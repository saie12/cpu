==> flow/design.v <==
module ALU (
    input wire [15:0] A,
    input wire [15:0] D,
    input wire [15:0] instruction,
    output reg [15:0] result,
    output reg zero
);
    always @(*) begin
        case (instruction[11:8])  
            4'b0000: result = A + D;  
            4'b0001: result = A - D;  
            default: result = 16'b0;  
        endcase
        zero = (result == 16'b0);  
    end
endmodule
module HackCPU (
    input wire clk,
    input wire reset,
    input wire [15:0] inM,           
    input wire [15:0] instruction,    
    output reg [15:0] outM,           
    output reg [15:0] addressM,       
    output reg writeM,                
    output reg [15:0] pc              
);
    reg [15:0] A;  
    reg [15:0] D;  
    wire [15:0] aluResult;
    wire aluZero;  
    ALU alu (
        .A(A),
        .D(D),
        .instruction(instruction),
        .result(aluResult),
        .zero(aluZero)
    );
    always @(posedge clk or posedge reset) begin
        if (reset) begin
            pc <= 16'b0;  
            A <= 16'b0;   
            D <= 16'b0;   
        end else begin
            pc <= pc + 1;  
        end
    end
    always @(posedge clk) begin
        outM <= 16'b0;
        addressM <= 16'b0;
        writeM <= 1'b0;
        case (instruction[15:12])  
            4'b0000: begin  
                A <= instruction[11:0];  
            end
            4'b0001: begin  
                D <= aluResult;  
                outM <= D;  
                addressM <= A;  
                writeM <= 1'b1;  
            end
            default: begin
            end
        endcase
    end
endmodule
From RTL to reports: HackCPU
What the tools print for HackCPU, step after step. Line numbers count from 1 in the design file above. A cell with - has no value.

Top module: HackCPU. Clock input: clk. Library: sky130hd. Library corner: tt_025C_1v80.

Elaborated design
Counts by Yosys on the flattened word-level netlist (proc, flatten, opt, wreduce; memories kept). Register bits leave out memories and registers merged into their read ports (data or address); mux counts leave out enables and synchronous resets folded into registers. Print and check cells are left out. Cells with the same type and inputs are merged into one.

Under bits of input ports stands 34. The figure for register bits after elaboration is 17. Word-level cells: 5. Under output and inout bits stands 49.

The entry for equality and inequality tests reads 1. Under $add $sub $neg stands 1. For mux-type cells the number is 1.

Operators with widths (number): 16-bit by 1-bit adder with 16-bit output (second input constant) (1); 4-bit by 1-bit == test with 1-bit output (second input constant) (1); 1-bit two-way mux (1).

Longest topological paths
Yosys ltp: most cells in a row. Word level: on the elaborated netlist, between registers, memories and ports. Mapped: between sequential cells and ports; inverters and the memories' decode and read muxes count.

The figure for depth after elaboration is 2. ABC_AREA: 0. Under gate-level depth with buffers stands 4. The entry for gate-level depth less buffers reads 4.

Mapped cells and area
The flow's flattened synthesis, as Yosys stat reports it; memories are mapped. The netlist is that of the ABC_AREA named above (0 if unset); the other value can give another one.

Cell types: sky130_fd_sc_hd__dfrtp_1 (number 16, area in all 400.384 sq um); sky130_fd_sc_hd__buf_4 (number 32, area in all 240.23 sq um); sky130_fd_sc_hd__xor2_1 (number 10, area in all 87.584 sq um); sky130_fd_sc_hd__nor4_2 (number 4, area in all 50.048 sq um); sky130_fd_sc_hd__nand4_4 (number 2, area in all 42.541 sq um); sky130_fd_sc_hd__xnor2_1 (number 4, area in all 35.034 sq um); sky130_fd_sc_hd__dfxtp_1 (number 1, area in all 20.019 sq um); sky130_fd_sc_hd__nand3_1 (number 4, area in all 20.019 sq um); sky130_fd_sc_hd__nor3_1 (number 4, area in all 20.019 sq um); sky130_fd_sc_hd__inv_1 (number 5, area in all 18.768 sq um); sky130_fd_sc_hd__nand3_4 (number 1, area in all 17.517 sq um); sky130_fd_sc_hd__ha_1 (number 1, area in all 12.512 sq um); sky130_fd_sc_hd__nand2_1 (number 3, area in all 11.261 sq um); sky130_fd_sc_hd__nor2_1 (number 3, area in all 11.261 sq um); sky130_fd_sc_hd__nor4b_1 (number 1, area in all 8.758 sq um); sky130_fd_sc_hd__nand4_1 (number 1, area in all 6.256 sq um); sky130_fd_sc_hd__conb_1 (number 1, area in all 3.754 sq um).

Cell area after synthesis: 0.001006 sq mm. The entry for area of sequential cells reads 0.0004204 sq mm. Standard cells after synthesis: 93. Buffers: 32. The figure for flip-flop cells is 17.

Worst setup path after synthesis
Source: OpenSTA report_checks on the synthesized netlist (no wires, ideal clock, input and output delay 20% of the period each), path of least setup slack; recovery checks are left aside. Register names are those of the netlist, which keeps one name where synthesis merged equal registers.

Kind: register -> register. From: register pc[0]. To: register pc[8]. Path slack: 0.217 ns. The entry for setup time reads 0.080 ns. Under driving pins on the path stands 5. Under path buffers stands 0. The entry for path delay reads 1.313 ns. Under data arrival time stands 1.233 ns. The entry for clock period reads 1.53 ns. The entry for data required time reads 1.450 ns. The figure for time at the first pin is 0.000 ns. Synthesis period reached: 1.313 ns.

"path delay" = arrival - input delay + setup time. "driving pins on the path" counts driving pins, that of a launching flip-flop among them; a cell with two outputs on the path counts twice. "synthesis period reached" = period - worst setup slack (recovery checks aside). The figure is calculated, with input and output delays left at 20% of the set period. The rows between start and end are the longest chain of elaborated cells between them; the timing report does not say that the signal goes this way. Where chains are equally long, one stands for them. A line is the first line of the expression or statement that the cell stems from. Yosys adds cells for indexed reads and writes and turns some case tables into memories.

Cell sequence: sky130_fd_sc_hd__dfrtp_1 > sky130_fd_sc_hd__ha_1 > sky130_fd_sc_hd__nand3_1 > sky130_fd_sc_hd__nor3_1 > sky130_fd_sc_hd__xor2_1. The entry for cells in the longest elaborated chain reads 1. Elaborated cells on any way between the ends: 1. The figure for source lines of those cells is 1. Those cells by class: add/sub (1).

Ends and longest elaborated chain, post-synthesis: from (decl) (line 25) `output reg [15:0] pc`; from (assign) (line 40) `pc <= 16'b0;`; from (assign) (line 44) `pc <= pc + 1;`; 16-bit by 1-bit adder with 16-bit output (line 44); to (assign) (line 40); to (assign) (line 44); to (decl) (line 25).

Worst path after layout
Path of least setup slack in the final report of record 1 (OpenROAD, finished layout, wires in). Where an end is a register, its clock arrival counts in the times.

Kind: register -> output. From: register pc[4]. To: output port pc[4]. The entry for clock period reads 2.23 ns. The entry for data required time reads 1.78 ns. The figure for time at the first pin is 0.30 ns. Under data arrival time stands 1.38 ns. Path slack: 0.41 ns. The figure for external output delay is 0.45 ns. Under path buffers stands 1. Under driving pins on the path stands 2.

Cell sequence: sky130_fd_sc_hd__dfrtp_1 > sky130_fd_sc_hd__clkdlybuf4s50_1. The entry for cells in the longest elaborated chain reads 0. Elaborated cells on any way between the ends: 0. The figure for source lines of those cells is 0.

Ends and longest elaborated chain, post-layout: from (decl) (line 25) `output reg [15:0] pc`; from (assign) (line 40) `pc <= 16'b0;`; from (assign) (line 44) `pc <= pc + 1;`; to (decl) (line 25).

Subject: HackCPU on sky130hd, stored results

Hello all,

Top module HackCPU; platform sky130hd; tools Yosys and OpenROAD; 2 stored runs in no particular order. Input and output delays are each 20% of the period that was set; the output load is 0.01 pF. By "reached clock period" is meant the clock period of the run minus its worst setup slack. This is arithmetic on one report: input and output delays are still those of the set period (20% each). By "worst path time" is meant the share of the clock period that the worst setup path is allowed (20% is reserved at inputs, 20% at outputs), minus its slack. Clock arrival times at its registers enter into it. "total design power" rests on the timing tool's default activity at the inputs, not on a simulated workload.

Record 1 has these settings: period_ns 2.23; CORE_UTILIZATION 68; SETUP_SLACK_MARGIN -0.22; PLACE_DENSITY 0.93; CORE_MARGIN 4; TNS_END_PERCENT 55; MAX_ROUTING_LAYER met5; CAP_MARGIN 20; SLEW_MARGIN 20. The full die area stands at 0.0021585 sq mm. The synthesis area reads 0.001006 sq mm. The utilization reads 85.1%. The worst path time reads 1.38 ns. Critical path kind: register -> output. The total design power is 519.4 µW. The setup TNS reads 0.000 ns. For the reached clock period the run shows 1.825 ns. The setup slack of the worst path stands at 0.405 ns.

Record 2 has these settings: period_ns 0.766; CORE_UTILIZATION 23; SETUP_SLACK_MARGIN 0.03; CORE_ASPECT_RATIO 1.06; CORE_MARGIN 7; ABC_AREA 0; GPL_TIMING_DRIVEN 1; CAP_MARGIN 25; SLEW_MARGIN 20. The utilization reads 39.2%. The synthesis area reads 0.001006 sq mm. The setup TNS reads -9.070 ns. For the reached clock period the run shows 1.199 ns. The worst path time reads 1.20 ns. Critical path kind: register -> register. The full die area stands at 0.0064223 sq mm. The setup slack of the worst path stands at -0.433 ns. The total design power is 1,698 µW.

Thanks
